==> flow/design.v <==
`timescale 1ns / 1ps
module prf #(
    parameter PRF_SIZE = 16
)(
    input clk,
    input rst,
    input shared_cdb_transmit,
    input[3:0] shared_cdb_id,
    input[7:0] shared_cdb_val,
    input shared_cdb_write,
    input[3:0] requested_id,
    input requesting,
    input[3:0] old_wb,
    input retire_ena,
    output reg[PRF_SIZE-1:0] ready_regs,
    output reg cdb_transmit,
    output reg[3:0] cdb_id,
    output reg[7:0] cdb_val
);
    reg[PRF_SIZE-1:0][7:0] rf;
    always @(*) begin
        cdb_transmit = requesting;
        if (requesting) begin
            cdb_id = requested_id;
            cdb_val = rf[requested_id];
        end else begin
            cdb_id = 0;
            cdb_val = 0;
        end
    end
    always @(posedge clk) begin
        if (retire_ena) begin
            ready_regs[old_wb] <= 0;  
        end
        if (shared_cdb_transmit) begin
            rf[shared_cdb_id] <= shared_cdb_val;
            if (shared_cdb_write) begin
                ready_regs[shared_cdb_id] <= 1;
            end
        end
        if (rst) begin
            rf <= 0;
            ready_regs <= 0;
        end
        ready_regs[0] <= 1;
        rf[0] <= 0;
    end
endmodule
== Step by step through the tools: prf ==
Tool output for the design above, in the order of the flow.
Line numbers count from 1 in the design file above.
Operators: Yosys type, input widths -> output width; for muxes data width and select width s.
Library cell names are shortened.
Not given: n/a

* Top module: prf
* Clock port: clk
* Library: sky130hd
* Library corner: tt_025C_1v80

== Word level ==
Counts by Yosys on the flattened word-level netlist (proc, flatten, opt, wreduce; memories kept). Register bits leave out memories and registers merged into their read ports (data or address). Print and check cells are left out. Cells with the same type and inputs are merged into one.

* $add $sub $neg: 3
* Shifts and indexed selects: 6
* Muxes and demuxes: 5
* Bitwise operators: 9

{| class="wikitable"
|+ Operator list
! cell !! count
|-
| $and 128x128->128 || 1
|-
| $or 128x128->128 || 1
|-
| $shiftx 128x8->8 || 1
|-
| $not 128->128 || 1
|-
| $shift 8x33->128 || 1
|-
| $shift 8x33->128 const A || 1
|-
| $shift 1x5->16 const A || 3
|-
| $mux 16 || 3
|-
| $neg 7->33 || 1
|-
| $and 16x16->16 || 2
|-
| $or 16x16->16 || 2
|-
| $not 16->16 || 2
|-
| $neg 4->5 || 2
|-
| $mux 8 || 1
|-
| $mux 4 || 1
|}

* Bits in registers: 135
* Input port bits: 26
* Output and inout bits: 29
* Cells after elaboration: 25

== Logic depth ==
Yosys ltp: most cells in a row. Word level: on the elaborated netlist, between registers, memories and ports. Mapped: between sequential cells and ports; inverters and the memories' decode and read muxes count.

* Word-level depth: 10
* ABC_AREA: 0
* Gate-level depth with buffers: 9
* Gate-level depth less buffers: 6

== Mapped cells and area ==
The flow's flattened synthesis, as Yosys stat reports it; memories are mapped. The netlist is that of the ABC_AREA named above (0 if unset); the other value can give another one.
The area totals of this step are shown rounded.

{| class="wikitable"
|+ Cell types
! type !! count !! area in all (µm²)
|-
| dfxtp_1 || 135 || 2.7E+03
|-
| a32oi_1 || 59 || 516.746
|-
| mux4_2 || 14 || 315.302
|-
| a32o_1 || 27 || 270.259
|-
| nor2_1 || 69 || 258.998
|-
| a21oi_1 || 45 || 225.216
|-
| o21ai_0 || 34 || 170.163
|-
| mux2i_1 || 15 || 150.144
|-
| o2bb2ai_1 || 17 || 148.893
|-
| mux2_2 || 13 || 146.39
|-
| nand3_1 || 29 || 145.139
|-
| clkbuf_1 || 36 || 135.13
|-
| ha_1 || 10 || 125.12
|-
| nand2_1 || 26 || 97.594
|-
| a221o_1 || 8 || 80.077
|-
| buf_4 || 10 || 75.072
|-
| nor2b_1 || 10 || 62.56
|-
| a22oi_1 || 8 || 60.058
|}

Other cell types: 33; their cells: 100.

* Standard cells after synthesis: 665
* Cell area after synthesis: 6430 µm²
* Sequential area: 2700 µm²
* Flip-flop cells: 135
* Buffers: 63

== Path before layout ==
Path of least setup slack by OpenSTA after synthesis, without wires, with an ideal clock, recovery checks aside; 20% of the period is set as input and as output delay. Where synthesis merged equal registers, the netlist keeps one of their names.

* Path type: input-to-output
* Start point: in requested_id[0]
* End point: out cdb_val[1]
* Clock period: 4520 ps
* Input delay: 904 ps
* Output delay: 904 ps
* Time at the first pin: 904 ps
* Arrival: 2102 ps
* Data required time: 3616 ps
* Path slack: 1514 ps
* Delay of the path: 1198 ps
* Stages: 5
* Synthesis period reached: 3006 ps

"delay of the path" is the arrival time less input delay plus setup time.
At an output port there is no setup time.
"stages": output pins that drive a net of the path, with the launching flip-flop's if there is one; two outputs of one cell count as two.
"synthesis period reached" is the clock period less the worst setup slack; recovery checks do not enter. This is arithmetic on one report: input and output delays are still those of the set period (20% each).
The rows between start and end are the longest chain of elaborated cells between them; the timing report does not say that the signal goes this way. Where chains are equally long, one stands for them.
A line is the first line of the expression or statement that the cell stems from. Yosys adds cells for indexed reads and writes and turns some case tables into memories.

* Cell sequence: buf_2 > buf_4 > mux4_2 > a32oi_1 > o21ai_0
* Length of the longest elaborated chain: 2
* Elaborated cells on any way between the ends: 2
* RTL lines with such cells: 2

{| class="wikitable"
|+ Ends and longest elaborated chain, after synthesis
! what !! line !! RTL
|-
| from (decl) || 11 || <nowiki>input[3:0] requested_id,</nowiki>
|-
| $shiftx 128x8->8 || 25 || <nowiki>cdb_val = rf[requested_id];</nowiki>
|-
| $mux 8 || 23 || <nowiki>if (requesting) begin</nowiki>
|-
| to (decl) || 18 || <nowiki>output reg[7:0] cdb_val</nowiki>
|}

== Worst path after layout ==
Path of least setup slack in the final report of flow run A (OpenROAD, finished layout, wires in). Where an end is a register, its clock arrival counts in the times.
The path's times are printed in steps of 10 ps; the period is the one set.

* Path type: input-to-output
* Start point: in requested_id[0]
* End point: out cdb_val[3]
* Clock period: 2540 ps
* Input delay: 510 ps
* Output delay: 510 ps
* Time at the first pin: 510 ps
* Arrival: 1850 ps
* Data required time: 2030 ps
* Path slack: 180 ps
* Stages: 7

The rows between start and end are the longest chain of elaborated cells between them; the timing report does not say that the signal goes this way. Where chains are equally long, one stands for them.

* Cell sequence: buf_12 > buf_4 > mux2_4 > a221o_1 > a32oi_1 > o21ai_1 > buf_2
* Length of the longest elaborated chain: 2
* Elaborated cells on any way between the ends: 2
* RTL lines with such cells: 2

{| class="wikitable"
|+ Ends and longest elaborated chain, after layout
! what !! line !! RTL
|-
| from (decl) || 11 || <nowiki>input[3:0] requested_id,</nowiki>
|-
| $shiftx 128x8->8 || 25 || <nowiki>cdb_val = rf[requested_id];</nowiki>
|-
| $mux 8 || 23 || <nowiki>if (requesting) begin</nowiki>
|-
| to (decl) || 18 || <nowiki>output reg[7:0] cdb_val</nowiki>
|}

Appendix: measured runs

Top module prf; platform sky130hd; tools Yosys and OpenROAD; 2 stored runs in no particular order. Input and output delays are each 20% of the period that was set; the output load is 0.01 pF.
"clock period reached" is the run's clock period less its worst setup slack. It is reckoned from that one timing run; input and output delays stay at 20% of the period that was set.
"critical path time": the worst setup path's part of the clock period (all of it between registers, 20% less for each end at a port) less its slack. A launch clock that arrives late makes it longer, a capture clock that arrives late makes it shorter.
By "power" is meant OpenSTA's value without simulated activity: inputs other than the clock are taken to toggle once in ten clock periods, and the tool carries that through the logic.
"critical path time" is given in steps of 10 ps.
The results are shown rounded.

=== Flow run A ===
{| class="wikitable"
! Setting !! Value
|-
| period_ns || 2.54
|-
| CORE_UTILIZATION || 32
|-
| SETUP_SLACK_MARGIN || 0.62
|-
| PLACE_DENSITY || 0.59
|-
| CELL_PAD_IN_SITES_GLOBAL_PLACEMENT || 3
|-
| GPL_TIMING_DRIVEN || 1
|-
| GPL_ROUTABILITY_DRIVEN || 1
|-
| CTS_CLUSTER_SIZE || 62
|-
| CAP_MARGIN || 35
|-
| SLEW_MARGIN || 30
|-
| MAX_ROUTING_LAYER || met5
|-
| CORE_MARGIN || 2
|-
! Result !! Value
|-
| Setup total negative slack || 0 ps
|-
| Post-route utilization || 44.1 %
|-
| Critical path time || 1340 ps
|-
| Critical path type || input-to-output
|-
| Synthesis area || 6430 µm²
|-
| Die outline area || 21200 µm²
|-
| Smallest setup slack || 184 ps
|-
| Worst hold slack in the final report || 449 ps
|-
| Power || 0.00532 W
|-
| Standard-cell area after layout || 8650 µm²
|-
| Clock period reached || 2356 ps
|}

=== Flow run B ===
{| class="wikitable"
! Setting !! Value
|-
| period_ns || 2.78
|-
| CORE_UTILIZATION || 67
|-
| SETUP_SLACK_MARGIN || 0.81
|-
| PLACE_DENSITY_LB_ADDON || 0.22
|-
| HOLD_SLACK_MARGIN || -0.05
|-
| TNS_END_PERCENT || 75
|-
| GPL_TIMING_DRIVEN || 1
|-
| GPL_ROUTABILITY_DRIVEN || 0
|-
| CAP_MARGIN || 0
|-
| MAX_ROUTING_LAYER || met5
|-
| CORE_MARGIN || 2
|-
| SLEW_MARGIN || 20
|-
! Result !! Value
|-
| Setup total negative slack || 0 ps
|-
| Post-route utilization || 89.4 %
|-
| Critical path time || 1530 ps
|-
| Critical path type || input-to-output
|-
| Synthesis area || 6430 µm²
|-
| Die outline area || 10400 µm²
|-
| Smallest setup slack || 143 ps
|-
| Worst hold slack in the final report || 460 ps
|-
| Power || 0.00498 W
|-
| Standard-cell area after layout || 8300 µm²
|-
| Clock period reached || 2637 ps
|}
